==> flow/design.v <==
`timescale 1ns / 1ns
module Regfile(
	output reg  [ 15:0] a_data,
	input  wire [  2:0] a_sel,
	output reg  [ 15:0] b_data,
	input  wire [  2:0] b_sel,
	input  wire [ 15:0] w_data,
	input  wire [  2:0] w_sel,
	input  wire 	    w_en,
	input  wire [ 15:0] r6,
	output wire [111:0] regexpose,
	input clk,
	input rst
);
	reg [15:0] registers[5:0];
	assign regexpose = {registers[0], registers[1], registers[2], registers[3], registers[4], registers[5], r6};
	always @(*) begin
		#1;
		if (a_sel <= 5) begin
			a_data = registers[a_sel];
		end else if (a_sel == 6) begin
			a_data = r6;
		end else begin
			a_data = 0;
		end
		if (b_sel <= 5) begin
			b_data = registers[b_sel];
		end else if (b_sel == 6) begin
			b_data = r6;
		end else begin
			b_data = 0;
		end
	end
	integer ii;
	always @(posedge clk) begin
		if (rst) begin
			for (ii=0; ii<6; ii=ii+1) begin
				registers[ii] <= 0;
			end
		end else if (w_en) begin
			if (w_sel <= 5) begin
				registers[w_sel] <= w_data;
			end 
		end
	end
endmodule
== From RTL to reports: Regfile ==
The steps from the RTL of Regfile to its reports follow in flow order.
Line numbers count from 1 in the design file above.
Operators carry their Yosys type and port widths (W data, S select, Z words).
Not given: n/a
Set-up
  top module: Regfile
  clock input: clk
  standard-cell library: sky130hd
  library corner: tt_025C_1v80

== Word level ==
Counts by Yosys on the flattened word-level netlist (proc, flatten, opt, wreduce; memories kept). Register bits leave out memories and registers merged into their read ports (data or address); mux counts leave out enables and synchronous resets folded into registers. Print and check cells are left out. Cells with the same type and inputs are merged into one.
Yosys's memory passes give these memory sizes; they may raise the number of words (mostly to a power of two), join words into wider ones and drop unused or constant bits.
Word-level totals
  register bits: 0
  bits in writable memories: 128
  memory cells: 1
  input bits: 44
  output and inout bits: 144
  word-level cells: 24
Memory list
  registers: depth 8, bits a word 16, line 15  | reg [15:0] registers[5:0];
Cells by class
  magnitude comparators: 3
  eq/ne operators: 2
  mux-type cells: 17
  reduce/logical cells: 1
Operators with widths (number)
  $mux W16: 8
  $reduce_or A16 Y1: 1
  $mux W3: 4
  $le A3 B3 Y1 const B: 3
  $eq A3 B3 Y1 const B: 2
  $mux W1: 5

== Logic depth ==
Longest topological path by Yosys (ltp), each cell counted once; first at word level (registers and memories cut), then after technology mapping (sequential cells cut; the memories' decode and read muxes count).
Depth
  depth in word-level cells: 6
  ABC_AREA: 0
  depth in mapped cells: 6
  mapped depth without buffers: 3

== Mapped cells and area ==
Yosys stat after the flow's synthesis: flattened, memories mapped to cells. It holds for the ABC_AREA given above (unset counts as 0); a run with the other value may have another netlist.
Cells by type (number)
  sky130_fd_sc_hd__edfxtp_1: 96
  sky130_fd_sc_hd__mux2i_1: 96
  sky130_fd_sc_hd__nor2_1: 82
  sky130_fd_sc_hd__a221oi_2: 20
  sky130_fd_sc_hd__o221a_1: 20
  sky130_fd_sc_hd__inv_1: 50
  sky130_fd_sc_hd__buf_6: 16
  sky130_fd_sc_hd__buf_4: 19
  sky130_fd_sc_hd__o221a_2: 12
  sky130_fd_sc_hd__a221oi_1: 12
  sky130_fd_sc_hd__nand3_2: 10
  sky130_fd_sc_hd__buf_2: 13
  sky130_fd_sc_hd__nand3_1: 10
  sky130_fd_sc_hd__nand2b_4: 2
  sky130_fd_sc_hd__nand2b_1: 4
  sky130_fd_sc_hd__clkbuf_1: 6
  sky130_fd_sc_hd__a41o_1: 2
  sky130_fd_sc_hd__nor2b_1: 3
Not listed: further types 4, cells in them 4.
Synthesis totals
  mapped cells: 477
  cell area after synthesis: 5790.6 um^2
  area of sequential cells: 2882.8 um^2
  mapped flip-flops: 96
  buffer cells: 55

== Path before layout ==
Source: OpenSTA report_checks on the synthesized netlist (no wires, ideal clock, input and output delay 20% of the period each), path of least setup slack; recovery checks are left aside. Register names are those of the netlist, which keeps one name where synthesis merged equal registers.
Timing path post-synthesis
  path kind: input to output
  start point: in a_sel[2]
  end point: out a_data[10]
  clock period: 2.48 ns
  external input delay: 0.496 ns
  output delay: 0.496 ns
  time at the first pin: 0.496 ns
  data arrival time: 1.451 ns
  data required time: 1.984 ns
  path slack: 0.533 ns
  path delay: 0.955 ns
  stages on the path: 6
  buffers on the path: 3
  synthesis period reached: 1.947 ns
"path delay" = arrival - input delay + setup time.
A path that ends at an output port has no setup time.
"stages on the path" counts driving pins, that of a launching flip-flop among them; a cell with two outputs on the path counts twice.
"synthesis period reached" = period - worst setup slack (recovery checks aside). The figure is calculated, with input and output delays left at 20% of the set period.
The rows between start and end are the longest chain of elaborated cells between them; the timing report does not say that the signal goes this way. Where chains are equally long, one stands for them.
A line is the first line of the expression or statement that the cell stems from. Yosys adds cells for indexed reads and writes and turns some case tables into memories.
On the way, post-synthesis
  path through: sky130_fd_sc_hd__buf_6 -> sky130_fd_sc_hd__nand2b_4 -> sky130_fd_sc_hd__buf_6 -> sky130_fd_sc_hd__buf_6 -> sky130_fd_sc_hd__o221a_1 -> sky130_fd_sc_hd__a221oi_2
  cells in the longest elaborated chain: 3
  elaborated cells between the ends (all ways): 5
  source lines of those cells: 3
  classes of those cells: compare (1); eq/ne (1); mux (2); memory (1)
RTL lines, path post-synthesis
  from (decl): line 4  | input wire [ 2:0] a_sel,
  $eq A3 B3 Y1: line 21  | end else if (a_sel == 6) begin
  $mux W16: line 21
  $mux W16: line 19  | if (a_sel <= 5) begin
  to (decl): line 3  | output reg [ 15:0] a_data,

== Timing after layout ==
From the final timing report of run 1: the path of least setup slack in the routed layout; clock arrival at registers is part of the times.
Timing path after layout
  path kind: input to output
  start point: in b_sel[0]
  end point: out b_data[4]
  clock period: 2.44 ns
  external input delay: 0.49 ns
  output delay: 0.49 ns
  time at the first pin: 0.49 ns
  data arrival time: 1.67 ns
  data required time: 1.95 ns
  path slack: 0.28 ns
  stages on the path: 6
  buffers on the path: 3
The rows between start and end are the longest chain of elaborated cells between them; the timing report does not say that the signal goes this way. Where chains are equally long, one stands for them.
On the way, after layout
  path through: sky130_fd_sc_hd__buf_6 -> sky130_fd_sc_hd__nand2b_4 -> sky130_fd_sc_hd__buf_4 -> sky130_fd_sc_hd__o221a_2 -> sky130_fd_sc_hd__a221oi_2 -> sky130_fd_sc_hd__buf_2
  cells in the longest elaborated chain: 3
  elaborated cells between the ends (all ways): 5
  source lines of those cells: 3
  classes of those cells: compare (1); eq/ne (1); mux (2); memory (1)
RTL lines, path after layout
  from (decl): line 6  | input wire [ 2:0] b_sel,
  $eq A3 B3 Y1: line 28  | end else if (b_sel == 6) begin
  $mux W16: line 28
  $mux W16: line 26  | if (b_sel <= 5) begin
  to (decl): line 5  | output reg [ 15:0] b_data,

Memo
Re: implementation data of Regfile

Stored flow runs of Regfile (2 of them; Yosys, OpenROAD, sky130hd). They differ in their settings and are not a sequence. Constraints: input delay and output delay 20% of the set period each, output load 0.01 pF.
"achieved clock period (ns)" means the clock period less the worst setup slack. The figure is calculated, with input and output delays left at 20% of the set period.
"worst setup path time (ns)" means the part of the period allowed to the worst setup path (the constraints hold back 20% at inputs and 20% at outputs) less its slack; where the path has registers, the arrival times of their clocks count too.

settings of run 1
{
  "period_ns": 2.44,
  "CORE_UTILIZATION": 41,
  "SETUP_SLACK_MARGIN": 0.32,
  "PLACE_DENSITY_LB_ADDON": 0.18,
  "TNS_END_PERCENT": 55,
  "GPL_ROUTABILITY_DRIVEN": 1,
  "CTS_CLUSTER_SIZE": 27,
  "CTS_CLUSTER_DIAMETER": 360,
  "SLEW_MARGIN": 10,
  "MIN_ROUTING_LAYER": "met1",
  "CAP_MARGIN": 20,
  "CORE_MARGIN": 2
}
report of run 1
yosys chip area after synthesis (um^2): 5790.6
finish__design__die__area: 15089.7
finish__design__instance__area__stdcell: 8448.1
finish__design__instance__utilization: 0.6110
finish__timing__setup__ws: 0.280
achieved clock period (ns): 2.160
worst setup path time (ns): 1.18
worst setup path kind: input to output

settings of run 2
{
  "period_ns": 1.17,
  "CORE_UTILIZATION": 27,
  "PLACE_DENSITY_LB_ADDON": 0.0,
  "TNS_END_PERCENT": 15,
  "GPL_ROUTABILITY_DRIVEN": 0,
  "CTS_CLUSTER_DIAMETER": 133,
  "CAP_MARGIN": 15,
  "SLEW_MARGIN": 35,
  "CORE_MARGIN": 2
}
report of run 2
yosys chip area after synthesis (um^2): 5790.6
finish__design__die__area: 22633.7
finish__design__instance__area__stdcell: 9947.0
finish__design__instance__utilization: 0.4732
finish__timing__setup__ws: -0.545
achieved clock period (ns): 1.715
worst setup path time (ns): 1.48
worst setup path kind: register to output
